==> flow/design.v <==
`timescale 1ns / 1ps
module cache( PRead_request,PWrite_request,PWrite_data,PAddress,clk,rst,MRead_data,MRead_ready,MWrite_done,
MRead_request,MWrite_request,MWrite_data,MAddress,PRead_ready,PWrite_done,PRead_data);
input PRead_request;
input PWrite_request;
input [7:0] PWrite_data;
input [7:0] PAddress;
output PRead_ready;
output PWrite_done;
output [7:0] PRead_data;
output MRead_request;
output MWrite_request;
output [7:0] MWrite_data;
output [7:0] MAddress;
input MRead_ready;
input MWrite_done;
input [31:0] MRead_data;
input clk;
input rst;
reg [31:0] blocks[7:0];
reg [2:0]cache_tags[7:0];
reg [7:0] invalid;
reg [1:0]state;
wire cache_hit;
reg data_out;
wire[2:0]p_tag=PAddress[7:5];
wire[2:0]p_block_select=PAddress[4:2];
wire[1:0]p_byte_in_block=PAddress[1:0];
always@(posedge clk)
begin
    if(rst)
    begin
        state <= 8'd0;
        invalid<=8'hFF;
    end
    else
    begin
        case(state)
        8'd0:
        begin
            if(PRead_request & ~cache_hit)
                begin
                    state<=8'd1;
                 end
            else if(PRead_request & cache_hit)
                begin
                    state<=8'd3;
                end  
            else if(PWrite_request & ~cache_hit)
                begin
                    state<=8'd2;
                end
            else if(PWrite_request & cache_hit)
                begin
                    state<=8'd3;
                end                           
        end   
        8'd1:
        begin
            if (MRead_ready)
            begin
            blocks[p_block_select] <= MRead_data;
            cache_tags[p_block_select] <= p_tag;
            invalid[p_block_select]<=1'b0;
            state<=8'd3;
            end
        end
        8'd3:
        begin
            if(~PRead_request && ~PWrite_request)
            begin
            state<=8'd0;
            end
           else if(PRead_request)
            begin
                if( cache_tags[p_block_select]== p_tag)                           
                state<=8'd0;
            end
           else if (PWrite_request)
            begin
                if (cache_tags[p_block_select] == p_tag)
                    begin
                        if(p_byte_in_block==2'd0)
                        begin
                            blocks[p_block_select][7:0]<=PWrite_data;                           
                        end 
                        else if(p_byte_in_block==2'd1) 
                        begin
                            blocks [p_block_select][15:8]<=PWrite_data;                           
                        end
                        else if(p_byte_in_block==2'd2)
                        begin
                            blocks [p_block_select][23:16]<=PWrite_data;                           
                        end
                        else
                        begin
                            blocks [p_block_select][31:24]<=PWrite_data;                           
                        end     
                        invalid[p_block_select]=1'b0;
                        state<=8'd2;
                     end      
            end
        end
        8'd2:
            begin
            if(MWrite_done)
                begin
                state<=8'd0;
                end        
            end
        endcase
    end
end
        assign cache_hit=((cache_tags[p_block_select] == p_tag) & ~invalid[p_block_select]) ? 1:0;
        assign PRead_ready=(PRead_request & (state==8'd3));
        assign MRead_request =(state == 8'd1);
        assign MWrite_request=(state==8'd2);
        assign PWrite_done=MWrite_done;;
        assign MWrite_data= ((state==8'd2) & ~MWrite_done)? PWrite_data:0;
        assign MAddress =(state == 8'd1)? {PAddress[7:2],2'b00}:PAddress;
        assign PRead_data =     (p_byte_in_block==2'd0 )? blocks[p_block_select][7:0]:
                                (p_byte_in_block==2'd1 )? blocks [p_block_select][15:8]: 
                                (p_byte_in_block==2'd2 )? blocks [p_block_select][23:16]:
                                                          blocks [p_block_select][31:24];
endmodule
From RTL to reports: cache

What the tools print for cache, step after step.
Lines are those of the file above, counted from 1.
Operators carry their Yosys type and port widths (W data, S select, Z words).
A cell with -- has no value.

Top: cache
Clock: clk
Standard-cell library: sky130hd
Corner: tt_025C_1v80

Elaborated design

Yosys after proc, flatten, opt, wreduce and memory -nomap, before mapping. Memory bits, and registers merged into a memory's read port (data or address), are not among the register bits. Print and check cells are not counted.
Memory sizes are those after Yosys's memory passes, which may raise the word count (mostly to a power of two), join words into wider ones and drop unused or constant bits.

Bits in registers: 10
Latch bits: 0
Bits in writable memories: 280
Memory bits (read-only): 0
Clocked read ports x word width: 0
Memory cells: 2
Input bits: 54
Output and inout bits: 28
Cells after elaboration: 401

Memory list:

| name       | depth | bits a word | read ports | wr ports | line | RTL |
| blocks     | 8     | 32          | 1          | 1        | 20   | `reg [31:0] blocks[7:0];` |
| cache_tags | 8     | 3           | 1          | 1        | 21   | `reg [2:0]cache_tags[7:0];` |

Add/subtract/negate cells: 1
$mul: 0
Divide/modulo/power cells: 0
Order comparisons: 0
Eq/ne operators: 12
Shift-type cells: 3
Mux-type cells: 229
Bitwise operators: 144
Reductions and logical operators: 8

Operators by type and width:

| cell                    | count |
| $mux W32                | 49 |
| $pmux W32 S2            | 5 |
| $mux W24                | 7 |
| $mux W1                 | 129 |
| $or A1 B1 Y1            | 128 |
| $mux W16                | 6 |
| $mux W8                 | 11 |
| $mux W2                 | 12 |
| $mux W3                 | 8 |
| $shift A1 B4 Y8 const A | 2 |
| $shiftx A8 B3 Y1        | 1 |
| $and A8 B8 Y8           | 1 |
| $or A8 B8 Y8            | 1 |
| $not A8 Y8              | 1 |
| $pmux W2 S4             | 1 |
| $and A1 B1 Y1           | 7 |
| $not A1 Y1              | 6 |
| $eq A2 B2 Y1 const B    | 3 |
| $reduce_or A3 Y1        | 2 |
| $reduce_and A6 Y1       | 1 |
| $pmux W3 S2             | 1 |
| $ne A5 B5 Y1 const B    | 1 |
| $eq A2 B1 Y1 const B    | 2 |
| $ne A2 B2 Y1 const B    | 2 |
| $logic_not A2 Y1        | 2 |
| $neg A3 Y4              | 1 |
| $ne A4 B4 Y1 const B    | 1 |
| $reduce_bool A4 Y1      | 1 |

Not listed: further kinds 5, cells in them 5.

Longest topological paths

Longest topological path by Yosys (ltp), each cell counted once; first at word level (registers and memories cut), then after technology mapping (sequential cells cut; the memories' decode and read muxes count).

Depth after elaboration: 12
ABC_AREA: 0
Depth in mapped cells: 12
Mapped depth without buffers: 6

After synthesis

Source: synth_stat.txt of the flow (Yosys; design flattened, memories mapped). It holds for the ABC_AREA given above (unset counts as 0); a run with the other value may have another netlist.

Cells in the netlist: 780
Cell area after synthesis: 12353.1 um2
Sequential area: 8648.3 um2
Flip-flop cells: 292
Buffer cells: 58

Cell types:

| type                      | count | area in all (um2) |
| sky130_fd_sc_hd__edfxtp_1 | 280   | 8.41E+03 |
| sky130_fd_sc_hd__mux2_2   | 50    | 563.04 |
| sky130_fd_sc_hd__a221oi_1 | 42    | 367.853 |
| sky130_fd_sc_hd__mux4_2   | 14    | 315.302 |
| sky130_fd_sc_hd__mux2i_1  | 30    | 300.288 |
| sky130_fd_sc_hd__dfxtp_1  | 12    | 240.23 |
| sky130_fd_sc_hd__a21oi_1  | 47    | 235.226 |
| sky130_fd_sc_hd__a22oi_1  | 18    | 135.13 |
| sky130_fd_sc_hd__nand2_1  | 36    | 135.13 |
| sky130_fd_sc_hd__nor2_1   | 36    | 135.13 |
| sky130_fd_sc_hd__o21ai_0  | 26    | 130.125 |
| sky130_fd_sc_hd__mux2_4   | 8     | 120.115 |
| sky130_fd_sc_hd__clkbuf_1 | 27    | 101.347 |
| sky130_fd_sc_hd__and2_1   | 13    | 81.328 |
| sky130_fd_sc_hd__buf_6    | 7     | 78.826 |
| sky130_fd_sc_hd__a21o_1   | 10    | 75.072 |
| sky130_fd_sc_hd__a221o_1  | 7     | 70.067 |
| sky130_fd_sc_hd__nor2b_1  | 10    | 62.56 |

Not listed: further types 36, cells in them 107.

Worst setup path after synthesis

OpenSTA on the mapped netlist: ideal clock, no wires. The path of least setup slack (recovery checks aside). Input and output delay are each 20% of the period. Register names are those of the netlist, which keeps one name where synthesis merged equal registers.

Kind: input port to output port
From: in PAddress[2]
To: out PRead_data[4]
Clock period: 4.32 ns
External input delay: 0.864 ns
Arrival: 2.842 ns
Data required time: 3.456 ns
Setup slack: 0.614 ns
Delay of the path: 1.978 ns
Stages: 10
Synthesis period reached: 3.706 ns

"delay of the path" = arrival - input delay + setup time.
A path that ends at an output port has no setup time.
"stages" counts driving pins, that of a launching flip-flop among them; a cell with two outputs on the path counts twice.
"synthesis period reached" = period - worst setup slack (recovery checks aside). The figure is calculated, with input and output delays left at 20% of the set period.
The rows between start and end are the longest chain of elaborated cells between them; the timing report does not say that the signal goes this way. Where chains are equally long, one stands for them.
Each line given opens the expression or statement behind the cell; cells for indexed reads and writes are added by Yosys, which also makes memories of some case tables.
The chain passes a memory read, where the word-level depth is cut; so it can be longer than that depth.

Cells stage by stage: sky130_fd_sc_hd__buf_6 sky130_fd_sc_hd__buf_6 sky130_fd_sc_hd__clkbuf_1 sky130_fd_sc_hd__inv_1 sky130_fd_sc_hd__clkbuf_1 sky130_fd_sc_hd__clkbuf_1 sky130_fd_sc_hd__buf_1 sky130_fd_sc_hd__a221oi_1 sky130_fd_sc_hd__o21a_1 sky130_fd_sc_hd__a211oi_1
Cells in the longest elaborated chain: 4
Elaborated cells between the ends (all ways): 4
RTL lines with such cells: 4

RTL lines, path after synthesis:

| item            | line | RTL |
| start, declared | 7    | `input [7:0] PAddress;` |
| $mem_v2 Z8 W32  | 20   | `reg [31:0] blocks[7:0];` |
| $mux W8         | 123  | `(p_byte_in_block==2'd2 )? blocks [p_block_select][23:16]:` |
| $mux W8         | 122  | `(p_byte_in_block==2'd1 )? blocks [p_block_select][15:8]:` |
| $mux W8         | 121  | `assign PRead_data =     (p_byte_in_block==2'd0 )? blocks[p_block_select][7:0]:` |
| end, declared   | 10   | `output [7:0] PRead_data;` |

Worst path after layout

Path of least setup slack in the final report of run 1 (OpenROAD, finished layout, wires in). Where an end is a register, its clock arrival counts in the times.

Kind: flip-flop to output port
From: mem blocks[7][17]
To: out PRead_data[1]
Clock period: 2.81 ns
Arrival: 2.52 ns
Data required time: 2.25 ns
Setup slack: -0.27 ns
Stages: 7

The rows between start and end are the longest chain of elaborated cells between them; the timing report does not say that the signal goes this way. Where chains are equally long, one stands for them.
The chain passes a memory read, where the word-level depth is cut; so it can be longer than that depth.

Cells stage by stage: sky130_fd_sc_hd__edfxtp_1 sky130_fd_sc_hd__mux4_2 sky130_fd_sc_hd__nand2_2 sky130_fd_sc_hd__o21ai_2 sky130_fd_sc_hd__a221o_1 sky130_fd_sc_hd__mux4_2 sky130_fd_sc_hd__buf_6
Cells in the longest elaborated chain: 4
Elaborated cells between the ends (all ways): 4
RTL lines with such cells: 4

RTL lines, path post-layout:

| item            | line | RTL |
| start, declared | 20   | `reg [31:0] blocks[7:0];` |
| $mem_v2 Z8 W32  | 20   |  |
| $mux W8         | 123  | `(p_byte_in_block==2'd2 )? blocks [p_block_select][23:16]:` |
| $mux W8         | 122  | `(p_byte_in_block==2'd1 )? blocks [p_block_select][15:8]:` |
| $mux W8         | 121  | `assign PRead_data =     (p_byte_in_block==2'd0 )? blocks[p_block_select][7:0]:` |
| end, declared   | 10   | `output [7:0] PRead_data;` |

--- measured runs ---
Below are 2 stored runs of the flow (Yosys, OpenROAD; platform sky130hd) on cache, each with its settings and what was measured, unordered. Constraints: input delay and output delay 20% of the set period each, output load 0.01 pF.
"period achieved" is the run's clock period less its worst setup slack. It is reckoned from that one timing run; input and output delays stay at 20% of the period that was set.
"critical setup path time": the worst setup path's part of the clock period (all of it between registers, 20% less for each end at a port) less its slack. A launch clock that arrives late makes it longer, a capture clock that arrives late makes it shorter.
"total power after layout" is the tool's figure for a default switching activity; nothing was simulated.
Settings: -- = not set for that run.

| setting or result                            | run 1                    | run 2                     |
| period_ns                                    | 2.81                     | 3.93                      |
| CORE_UTILIZATION                             | 41                       | 30                        |
| PLACE_DENSITY                                | 0.52                     | --                        |
| CORE_MARGIN                                  | 8                        | 9                         |
| TNS_END_PERCENT                              | 85                       | --                        |
| GPL_ROUTABILITY_DRIVEN                       | 0                        | --                        |
| CTS_CLUSTER_DIAMETER                         | 280                      | --                        |
| MIN_ROUTING_LAYER                            | met1                     | met1                      |
| CAP_MARGIN                                   | 20                       | 20                        |
| SLEW_MARGIN                                  | 20                       | 20                        |
| SETUP_SLACK_MARGIN                           | --                       | -0.15                     |
| PLACE_DENSITY_LB_ADDON                       | --                       | 0.03                      |
| ABC_AREA                                     | --                       | 1                         |
| CTS_CLUSTER_SIZE                             | --                       | 100                       |
| MAX_ROUTING_LAYER                            | --                       | met5                      |
| standard-cell area of the final layout (um2) | 17558.1                  | 15826.4                   |
| worst-case hold slack (ns)                   | 0.455                    | 0.450                     |
| total power after layout (uW)                | 10061                    | 7159                      |
| utilization (%)                              | 59.2                     | 39.6                      |
| period achieved (ns)                         | 3.084                    | 3.949                     |
| area of the die (um2)                        | 35940.6                  | 48406.6                   |
| total negative slack on setup checks (ns)    | -0.565                   | -0.025                    |
| setup slack of the critical path (ns)        | -0.274                   | -0.019                    |
| critical setup path time (ns)                | 2.52                     | 2.38                      |
| worst path kind                              | flip-flop to output port | input port to output port |
| synthesis area (um2)                         | 12353.1                  | 12243.0                   |
--- end ---
